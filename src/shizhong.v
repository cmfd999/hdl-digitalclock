==> flow/design.v <==
module	beep(clk,rst_n,key,beep_out);
	input	clk,rst_n;
	input	[3:0]key;
	output	reg	beep_out;
	reg	[15:0]cnt;
	reg	[15:0]frep;
	always@(posedge clk,negedge	rst_n)
		begin
			if(!rst_n)
				cnt<=16'd0;
			else
				if(cnt==frep)
					cnt<=16'd0;
				else
					cnt<=cnt+1'b1;
		end
	always@(posedge	clk,negedge	rst_n)
		begin
			if(!rst_n)
				beep_out<=1'b1;
			else
				begin
					if(cnt==frep)
						beep_out<=~beep_out;
					else
						beep_out<=beep_out;
				end
		end
	always@(*)
   begin
	 case(key)
	   4'b1110:frep=16'd47774; 
		4'b1101:frep=16'd42568; 
		4'b1011:frep=16'd37919; 
		4'b0111:frep=16'd35791; 
	 default:frep=16'b0;
	 endcase
	end
endmodule
module	counter(key,clk,rst_n,data);
	input	clk,rst_n;
	input	[3:0]key;
	output	reg[23:0]data;
	reg	[25:0]cnt;
	reg	[3:0]miao_l,miao_h,fen_l,fen_h,shi_l,shi_h;
	parameter	T1s=50_000_000;
	reg	stop;
	always@(posedge	clk,negedge	rst_n)
		begin
			if(!rst_n)
				stop<=1'b0;
			else
				begin
					if(key[0]==1'b0)
						stop<=~stop;
					else
						stop<=stop;
				end
		end
	always@(posedge clk,negedge rst_n)
		begin
			if(!rst_n)
				begin
					cnt<=26'd0;
				end
			else
				begin
					if(stop)
						cnt<=cnt;
					else
						begin
							if(cnt==T1s-1'b1)
								begin
									cnt<=26'd0;
								end
							else
								begin
									cnt<=cnt+1'b1;
								end
						end
				end
		end
	wire	flag;
	assign	flag=(cnt==T1s-1'b1)?1'b1:1'b0;
	always@(posedge	clk,negedge	rst_n)
		begin
			if(!rst_n)
			begin
				data[3:0]<=4'd0;
				miao_l<=4'd0;
			end
			else
				begin
					if(miao_l==4'd10)
						miao_l<=4'd0;
					else
						begin
							if(flag||(key[2]==1'b0))
								miao_l<=miao_l+1'b1;
							else
								data[3:0]<=miao_l;
						end
				end
		end
	always@(posedge	clk,negedge	rst_n)
		begin
			if(!rst_n)
				begin
					data[7:4]<=4'd0;
					miao_h<=4'd0;
				end
			else
				begin
					if(miao_h==4'd6)
						miao_h<=4'd0;
					else
						begin
							if(miao_l==4'd10)
								miao_h<=miao_h+1'b1;
							else
								data[7:4]<=miao_h;
						end
				end
		end
	always@(posedge	clk,negedge	rst_n)
		begin
			if(!rst_n)
				begin
					data[11:8]<=4'd0;
					fen_l<=4'd0;
				end
			else
				begin
					if(fen_l==4'd10)
						fen_l<=4'd0;
					else
						begin
							if(miao_h==4'd6||key[3]==1'b0)
								fen_l<=fen_l+1'b1;
							else
								data[11:8]<=fen_l;
						end
				end
		end
	always@(posedge	clk,negedge	rst_n)
		begin
			if(!rst_n)
				begin
					data[15:12]<=4'd0;
					fen_h<=4'd0;
				end
			else
				begin
					if(fen_h==4'd6)
						fen_h<=4'd0;
					else
						begin
							if(fen_l==4'd10)
								fen_h<=fen_h+1'b1;
							else
								data[15:12]<=fen_h;
						end
				end
		end
	always@(posedge	clk,negedge	rst_n)
		begin
			if(!rst_n)
				begin
					data[19:16]<=4'd0;
					shi_l<=4'd0;
				end
			else
				begin
					if((shi_h==1'b0||shi_h==1'b1)&&shi_l==10||(shi_h==2'd2&&shi_l==3'd4))
						shi_l<=4'd0;
					else
						begin
							if(fen_h==4'd6||key[1]==1'b0)
								shi_l<=shi_l+1'b1;
							else
								data[19:16]<=shi_l;
						end
				end
		end
	always@(posedge	clk,negedge	rst_n)
		begin
			if(!rst_n)
				begin
					data[23:20]<=4'd0;
					shi_h<=4'd0;
				end
			else
				begin
					if(shi_h==2'd2&&shi_l==3'd4)
						shi_h<=4'd0;
					else
						if((shi_h==1'b0||shi_h==1'b1)&&shi_l==10||(shi_h==2'd2&&shi_l==3'd4))
							shi_h<=shi_h+1'b1;
						else
							data[23:20]<=shi_h;
				end
		end
endmodule
module	display(data,clk,rst_n,sel,seg);
	input	[23:0]data;
	input	clk,rst_n;
	output	reg[2:0]sel;
	output	reg[7:0]seg;
	reg	[15:0]cnt;
	parameter	T1ms=50_000;
	always@(posedge	clk,negedge	rst_n)
		begin
			if(!rst_n)
				cnt<=16'd0;
			else
				begin
					if(cnt==T1ms-1'b1)
						cnt<=16'd0;
					else
						cnt<=cnt+1'b1;
				end
		end
	wire	flag;
	assign	flag=(cnt==T1ms-1'b1)?1'b1:1'b0;
	reg	[2:0]state;
	reg	[3:0]show_data;
	always@(posedge	clk,negedge	rst_n)
		begin
			if(!rst_n)
				begin
					sel<=3'd7;
					state<=3'd0;
				end
			else
				begin
					case(state)
						3'd0	:begin
									if(flag)
										state<=3'd1;
									else
										begin
											show_data<=data[23:20];
											sel<=3'd0;
											state<=3'd0;
										end
								end
						3'd1	:begin
									if(flag)
										state<=3'd2;
									else
										begin
											show_data<=data[19:16];
											sel<=3'd1;
											state<=3'd1;
										end
								end
						3'd2	:begin
									if(flag)
										state<=3'd3;
									else
										begin
											show_data<=data[15:12];
											sel<=3'd2;
											state<=3'd2;
										end
								end
						3'd3	:begin
									if(flag)
										state<=3'd4;
									else
										begin
											show_data<=data[11:8];
											sel<=3'd3;
											state<=3'd3;
										end
								end
						3'd4	:begin
									if(flag)
										state<=3'd5;
									else
										begin
											show_data<=data[7:4];
											sel<=3'd4;
											state<=3'd4;
										end
								end
						3'd5	:begin
									if(flag)
										state<=3'd0;
									else
										begin
											show_data<=data[3:0];
											sel<=3'd5;
											state<=3'd5;
										end
								end
						default	:state<=3'd0;
					endcase
				end
		end
	always@(*)
	  begin
	      if(!rst_n)
			  begin
			    seg=8'b1111_1111;
			  end
			else
			  begin
			    case(show_data)
				     0: seg=8'b1100_0000;
                 1: seg=8'b1111_1001;
					  2: seg=8'b1010_0100;
					  3: seg=8'b1011_0000;
					  4: seg=8'b1001_1001;
					  5: seg=8'b1001_0010;
					  6: seg=8'b1000_0010;
					  7: seg=8'b1111_1000;
					  8: seg=8'b1000_0000;
					  9: seg=8'b1001_0000;
					  default :seg=8'b0000_0000;
				 endcase
			  end
	  end
endmodule
module	key_module(clk,rst_n,key,key_out);
	input	clk,rst_n;
	input	[3:0]key;
	output	reg[3:0]	key_out;
	reg	[23:0]cnt;
	parameter	T20ms=10_000_000;
	localparam	key_in=4'b1111;
	reg	key_press;
	always@(posedge	clk,negedge	rst_n)
		begin
			if(!rst_n)
				key_press<=1'b0;
			else
				if(key_in^key)
					key_press<=1'b1;
				else
					key_press<=1'b0;
		end
	always@(posedge	clk,negedge	rst_n)
		begin
			if(!rst_n)
				begin
					cnt<=24'd0;
					key_out<=4'b1111;
				end
			else
				begin
					if(cnt==T20ms)
					begin
						cnt<=24'd0;
						if(key_press)
							key_out<=key;
						else
							key_out<=4'b1111;
					end
					else
						begin
							cnt<=cnt+1'b1;
							key_out<=4'b1111;
						end
				end
		end
endmodule
module	shizhong(clk,key,rst_n,seg,sel,beep_out);
	input	clk,rst_n;
	input	[3:0]key;
	output	[7:0]seg;
	output	[2:0]sel;
	output	beep_out;
	wire	[3:0]key_l;
	wire	[23:0]data;
	counter	counter(
		.clk(clk),
		.rst_n(rst_n),
		.key(key_l),
		.data(data)
	);
	display	display(
		.data(data),
		.clk(clk),
		.rst_n(rst_n),
		.sel(sel),
		.seg(seg)
	);
	key_module	key_module(
		.clk(clk),
		.rst_n(rst_n),
		.key(key),
		.key_out(key_l)
	);
	beep	beep(
		.clk(clk),
		.rst_n(rst_n),
		.key(key),
		.beep_out(beep_out)
	);
endmodule
## Reports on shizhong

Tool output for the design above, in the order of the flow.
Line numbers count from 1 in the design file above.
Cell names lack the library's common part.
A cell with - has no value.

- Top: shizhong
- Clock input: clk
- Standard-cell library: sky130hd
- Library corner: tt_025C_1v80

## Elaborated design

Counts by Yosys on the flattened word-level netlist (proc, flatten, opt, wreduce; memories kept). Print and check cells are left out.
Memory sizes are those after Yosys's memory passes, which may raise the word count (mostly to a power of two), join words into wider ones and drop unused or constant bits.

- Register bits after elaboration: 147
- Latch bits: 0
- Bits in writable memories: 0
- Memory bits (read-only): 128
- Word width x clocked read ports: 8
- Memory cells: 1
- Bits of input ports: 6
- Elaborated cells: 146

Memories:

| memory | depth | bits a word | rd ports | write ports | RTL line | RTL |
|---|---|---|---|---|---|---|
| (no name shown) | 16 | 8 | 1 | 0 | 309 | `case(show_data)` |

- $add $sub $neg: 10
- $mul: 0
- Divide/modulo/power cells: 0
- $lt $le $gt $ge: 0
- Equality and inequality tests: 27
- Shift-type cells: 0
- Muxes and demuxes: 45
- Bitwise operators: 15
- Reduce/logical cells: 25

Operators by type and width:

| kind | number |
|---|---|
| 4-bit 2-to-1 mux | 21 |
| 16-bit case mux with 4-bit select | 1 |
| 3-bit case mux with 6-bit select | 2 |
| 16-bit by 1-bit adder with 16-bit output with constant B | 2 |
| 16-bit 2-to-1 mux | 2 |
| 26-bit by 1-bit adder with 26-bit output with constant B | 1 |
| 26-bit equality test with constant B | 1 |
| 26-bit 2-to-1 mux | 1 |
| 24-bit by 1-bit adder with 24-bit output with constant B | 1 |
| 24-bit equality test with constant B | 1 |
| 4-bit by 1-bit adder with 4-bit output with constant B | 6 |
| 4-bit equality test with constant B | 6 |
| 4-bit case mux with 6-bit select | 1 |
| 24-bit 2-to-1 mux | 1 |
| 3-bit 2-to-1 mux | 8 |
| 16-bit equality test | 1 |
| 16-bit equality test with constant B | 1 |
| 4-bit by 3-bit equality test with 1-bit output with constant B | 4 |
| 1-bit inverter | 14 |
| 2-bit != test with constant B | 6 |
| 2-bit AND reduction | 6 |
| 2-bit nonzero test | 6 |
| 8-bit AND reduction | 1 |
| 8-bit 2-to-1 mux | 1 |
| 7-bit AND reduction | 1 |
| 3-bit by 2-bit equality test with 1-bit output with constant B | 2 |
| 3-bit equality test with constant B | 2 |
| 6-bit nonzero test | 1 |

Not listed: further kinds 11, cells in them 21.

## Longest topological paths

Longest topological path by Yosys (ltp), each cell counted once; first at word level (registers and memories cut), then after technology mapping (sequential cells cut; the memories' decode and read muxes count).

- Depth in word-level cells: 6
- ABC_AREA: 0
- Mapped depth: 11

## Netlist

Source: synth_stat.txt of the flow (Yosys; design flattened, memories mapped). It holds for the ABC_AREA given above (unset counts as 0); a run with the other value may have another netlist.

Cell types:

| cell type | number |
|---|---|
| dfrtp_1 | 137 |
| xnor2_1 | 45 |
| xor2_1 | 42 |
| nand2_1 | 88 |
| nor2_1 | 81 |
| dfstp_2 | 9 |
| ha_1 | 17 |
| nand3_1 | 41 |
| o21ai_0 | 34 |
| mux2_2 | 15 |
| dfxtp_1 | 8 |
| edfxtp_1 | 4 |
| inv_1 | 31 |
| nand4_1 | 17 |
| a21oi_1 | 21 |
| nand2b_1 | 16 |
| and3_1 | 14 |
| clkbuf_1 | 18 |

Not listed: further types 53, cells in them 147.

- Standard cells after synthesis: 785
- Cell area after synthesis: 7850.0 um2
- Area of sequential cells: 3945.0 um2
- Flip-flop cells: 158
- Buffers: 31

The figures by module come from a second, unflattened synthesis with its own total; it is not the netlist above.

- Cell total of the unflattened synthesis: 784
- Area (unflattened synthesis): 8025.2 um2

Rows give one instance, submodules left out.

Modules:

| module | times used | cells | area (um2) |
|---|---|---|---|
| counter | 1 | 343 | 3575.9 |
| display | 1 | 166 | 1849.3 |
| key_module | 1 | 125 | 1375.1 |
| beep | 1 | 150 | 1224.9 |
| shizhong | 1 | 0 | 0.0 |

## Timing after synthesis

OpenSTA on the mapped netlist: ideal clock, no wires. The path of least setup slack (recovery checks aside). Input and output delay are each 20% of the period. Register names are those of the netlist, which keeps one name where synthesis merged equal registers.

- Path type: register to register
- Start point: register display.cnt[0]
- End point: register (no name shown)
- Clock period: 2790 ps
- Setup time: 67 ps
- Launch time at the first pin: 0 ps
- Arrival time: 2628 ps
- Data required time: 2723 ps
- Slack: 95 ps
- Delay of the path: 2695 ps
- Driving pins on the path: 12
- Synthesis period reached: 2695 ps

"delay of the path" is the arrival time less input delay plus setup time.
"driving pins on the path" counts driving pins, that of a launching flip-flop among them; a cell with two outputs on the path counts twice.
"synthesis period reached" = period - worst setup slack (recovery checks aside). The figure is calculated, with input and output delays left at 20% of the set period.
A register here has more assigning lines than the two given.

- Path through: dfrtp_1 -> ha_1 -> and3_1 -> buf_6 -> and4_4 -> buf_6 -> a211oi_4 -> mux2i_1 -> inv_1 -> ha_1 -> mux2_4 -> o21ai_2

Ends and longest elaborated chain, post-synthesis:

| item | RTL line | RTL |
|---|---|---|
| from (decl) | 209 | `reg [15:0]cnt;` |
| from (assign) | 214 | `cnt<=16'd0;` |
| from (assign) | 220 | `cnt<=cnt+1'b1;` |

Chain of elaborated cells between the ends: none given.

## Worst path after layout

From the final timing report of flow run 1: the path of least setup slack in the routed layout; clock arrival at registers is part of the times.
The report prints the path's times to 10 ps; the period is as set.

- Path type: input to register
- Start point: input key[1]
- End point: register beep.cnt[3]
- Clock period: 4840 ps
- External input delay: 970 ps
- Setup time: 110 ps
- Launch time at the first pin: 970 ps
- Arrival time: 3690 ps
- Data required time: 5150 ps
- Slack: 1460 ps
- Driving pins on the path: 8

The rows between start and end are the longest chain of elaborated cells between them; the timing report does not say that the signal goes this way. Where chains are equally long, one stands for them.
Each line given opens the expression or statement behind the cell; cells for indexed reads and writes are added by Yosys, which also makes memories of some case tables.
A register here has more assigning lines than the two given.

- Path through: clkdlybuf4s50_1 -> and2_1 -> o31a_1 -> a41oi_1 -> a2111o_1 -> nor4_4 -> buf_4 -> nor2_1
- Length of the longest elaborated chain: 4
- Elaborated cells between the ends (all ways): 7
- Classes of those cells: eq/ne (5); mux (2)

Ends and longest elaborated chain, post-layout:

| item | RTL line | RTL |
|---|---|---|
| from (decl) | 370 | `input [3:0]key;` |
| 4-bit by 3-bit equality test with 1-bit output | 31 | `case(key)` |
| 16-bit case mux with 4-bit select | 31 |  |
| 16-bit equality test | 12 | `if(cnt==frep)` |
| 16-bit 2-to-1 mux | 12 |  |
| to (assign) | 13 | `cnt<=16'd0;` |
| to (assign) | 15 | `cnt<=cnt+1'b1;` |
| to (decl) | 5 | `reg [15:0]cnt;` |

Subject: shizhong on sky130hd, stored results

Hello all,

Below are 2 stored runs of the flow (Yosys, OpenROAD; platform sky130hd) on shizhong, each with its settings and what was measured, unordered. Constraints: input delay and output delay 20% of the set period each, output load 0.01 pF.
"total design power": no workload was simulated; the value follows from the tool's default switching activity.
A setting shown as n/a is not set for that run.

| name | flow run 1 | flow run 2 |
|---|---|---|
| period_ns | 4.84 | 3.79 |
| CORE_UTILIZATION | 26 | 57 |
| SETUP_SLACK_MARGIN | 0.39 | n/a |
| PLACE_DENSITY_LB_ADDON | 0.28 | 0.17 |
| CELL_PAD_IN_SITES_GLOBAL_PLACEMENT | 1 | n/a |
| CELL_PAD_IN_SITES_DETAIL_PLACEMENT | 1 | 0 |
| SLEW_MARGIN | 25 | 0 |
| MAX_ROUTING_LAYER | met5 | met5 |
| CAP_MARGIN | 20 | 20 |
| CORE_MARGIN | 2 | 5 |
| CORE_ASPECT_RATIO | n/a | 0.7 |
| GPL_TIMING_DRIVEN | n/a | 0 |
| GPL_ROUTABILITY_DRIVEN | n/a | 0 |
| cell area after synthesis (um2) | 7850.0 | 7850.0 |
| die footprint (um2) | 31598.6 | 16256.4 |
| final utilization (%) | 30.4 | 66.5 |
| worst setup slack after layout (ps) | 1462 | 630 |
| setup TNS (ps) | 0 | 0 |
| total design power (mW) | 2.750 | 3.485 |

Thanks
